==> flow/design.v <==
module pipelined_fir
#(parameter WIDTH = 8)
(
    input clk,
    input rst,
    input [WIDTH-1:0] din,
    output reg[WIDTH*2+1:0] dout
);
parameter C0 = 2'd2;
parameter C1 = 2'd3;
parameter C2 = 2'd1;
reg [WIDTH-1:0] Xn, Xn_1, Xn_2;
always @ (posedge clk or posedge rst) begin
    if (rst) begin
        Xn <= 0;
        Xn_1 <= 0;
        Xn_2 <= 0;
    end else begin
        Xn <= din;
        Xn_1 <= Xn;
        Xn_2 <= Xn_1;
    end
end
reg [WIDTH*2-1:0]mul0_reg, mul1_reg, mul2_reg;
always @ (posedge clk or posedge rst) begin
    if (rst) begin
        mul0_reg <= 0;
        mul1_reg <= 0;
        mul2_reg <= 0;
    end else begin
        mul0_reg <= C0 * Xn;
        mul1_reg <= C1 * Xn_1;
        mul2_reg <= C2 * Xn_2;
    end
end
always @ (posedge clk or posedge rst) begin
    if (rst) begin
        dout <= 0;
    end else begin
        dout <= mul0_reg + mul1_reg + mul2_reg;
    end
end
endmodule
* Tool chain data of pipelined_fir
The steps from the RTL of pipelined_fir to its reports follow in flow order. Line numbers count from 1 in the design file above. Library cell names are shortened. A cell with - has no value.
Design: top pipelined_fir, clock clk, library sky130hd, timing corner tt_025C_1v80

* Elaborated design
Counts by Yosys on the flattened word-level netlist (proc, flatten, opt, wreduce; memories kept). Register bits leave out memories and registers merged into their read ports (data or address); mux counts leave out enables and synchronous resets folded into registers. Print and check cells are left out.
Operators by class: add/subtract/negate cells 2, $mul 1
Operators with widths (number):
- multiplier 2 x 8 -> 10 bit (first input constant) | 1
- adder 17 x 8 -> 18 bit | 1
- adder 9 x 10 -> 11 bit | 1
Storage and ports: register bits after elaboration 68, bits of input ports 10, output and inout bits 18, word-level cells 10

* Logic depth
Longest topological path by Yosys (ltp), each cell counted once; first at word level (registers and memories cut), then after technology mapping (sequential cells cut; the memories' decode and read muxes count).
Depth: depth after elaboration 2, ABC_AREA 1, mapped depth 16, depth with buffers taken out 16

* Mapped cells and area
The flow's flattened synthesis, as Yosys stat reports it; memories are mapped. The netlist is that of the ABC_AREA named above (0 if unset); the other value can give another one. The area totals of this step are shown rounded.
Mapped netlist: standard cells after synthesis 223, synthesis area 2470 µm², sequential part of the area 1330 µm², flip-flop cells 53, buffer cells 6
Cell types:
- dfrtp_1 | number 53, total area 1.33E+03 µm²
- ha_1 | number 26, total area 325.312 µm²
- nand2_1 | number 37, total area 138.883 µm²
- xor2_1 | number 13, total area 113.859 µm²
- inv_1 | number 26, total area 97.594 µm²
- a21oi_1 | number 12, total area 60.058 µm²
- fa_1 | number 3, total area 60.058 µm²
- buf_4 | number 6, total area 45.043 µm²
- xnor2_1 | number 5, total area 43.792 µm²
- nand3_1 | number 8, total area 40.038 µm²
- nand2_2 | number 6, total area 37.536 µm²
- nor2_1 | number 7, total area 26.275 µm²
- o21ai_1 | number 5, total area 25.024 µm²
- nand3_2 | number 2, total area 20.019 µm²
- a21oi_4 | number 1, total area 16.266 µm²
- o21bai_1 | number 2, total area 15.014 µm²
- nand4_1 | number 2, total area 12.512 µm²
- nand2_4 | number 1, total area 11.261 µm²
Other cell types: 8; their cells: 8.

* Timing after synthesis
Path of least setup slack by OpenSTA after synthesis, without wires, with an ideal clock, recovery checks aside; 20% of the period is set as input and as output delay. Where synthesis merged equal registers, the netlist keeps one of their names.
Path after synthesis: path kind register -> register, from register (name not given), to register dout[9], clock period 2.62 ns, setup time 0.116 ns, launch time at the first pin 0.000 ns, arrival time 2.195 ns, data required time 2.504 ns, slack 0.308 ns, delay of the path 2.311 ns, stages 15, path buffers 0, synthesis period reached 2.312 ns
"delay of the path" is the arrival time less input delay plus setup time. "stages": output pins that drive a net of the path, with the launching flip-flop's if there is one; two outputs of one cell count as two. "synthesis period reached" is the clock period less the worst setup slack; recovery checks do not enter. This is arithmetic on one report: input and output delays are still those of the set period (20% each).
On the way, after synthesis: path through dfrtp_1 ha_1 or2_1 nand2_1 nor2_1 nor2_1 xor2_1 ha_1 a21o_1 nor2_1 nand2_1 nand4_1 nand2_1 nand2_1 nand2_1
Ends and longest elaborated chain, after synthesis:
- end, assigned | line 38 | dout <= 0;
- end, assigned | line 40 | dout <= mul0_reg + mul1_reg + mul2_reg;
- end, declared | line 7 | output reg[WIDTH*2+1:0] dout
No chain of elaborated cells between the ends is given.

* Timing after layout
Path of least setup slack in the final report of record 1 (OpenROAD, finished layout, wires in). Where an end is a register, its clock arrival counts in the times.
Path after layout: path kind register -> register, from register (name not given), to register dout[8], clock period 1.8 ns, setup time 0.11 ns, launch time at the first pin 0.31 ns, arrival time 2.54 ns, data required time 2.00 ns, slack -0.55 ns, stages 15, path buffers 1
On the way, after layout: path through dfrtp_1 ha_2 inv_2 fa_2 o21ai_4 xor2_1 ha_1 buf_6 nand2_2 inv_2 nand2_2 nand2_2 nand2_2 nand2_2 xnor2_1
Ends and longest elaborated chain, after layout:
- end, assigned | line 38 | dout <= 0;
- end, assigned | line 40 | dout <= mul0_reg + mul1_reg + mul2_reg;
- end, declared | line 7 | output reg[WIDTH*2+1:0] dout
No chain of elaborated cells between the ends is given.

Lab notebook: pipelined_fir

2 stored runs of pipelined_fir in the flow (synthesis by Yosys, layout by OpenROAD, sky130hd cells), in arbitrary order. Constraints: input delay and output delay 20% of the set period each, output load 0.01 pF.
"power consumption": no workload was simulated; the value follows from the tool's default switching activity.
Measured values are rounded.

* Record 1 | settings: period_ns 1.8; CORE_UTILIZATION 46; PLACE_DENSITY 0.69; CORE_MARGIN 5; ABC_AREA 1; CTS_CLUSTER_SIZE 38; CAP_MARGIN 20; SLEW_MARGIN 20 | results: standard-cell area after layout 3300 µm²; worst setup slack after layout -0.549 ns; power consumption 3.90 mW; area inside the die boundary 6930 µm²; post-synthesis cell area 2470 µm²
* Record 2 | settings: period_ns 4.66; CORE_UTILIZATION 50; PLACE_DENSITY_LB_ADDON 0.19; CORE_MARGIN 9; CELL_PAD_IN_SITES_DETAIL_PLACEMENT 1; CTS_CLUSTER_SIZE 59; CTS_CLUSTER_DIAMETER 175; MIN_ROUTING_LAYER met1; MAX_ROUTING_LAYER met4; CAP_MARGIN 20; SLEW_MARGIN 20 | results: standard-cell area after layout 2730 µm²; worst setup slack after layout 1.80 ns; power consumption 1.39 mW; area inside the die boundary 7470 µm²; post-synthesis cell area 2340 µm²
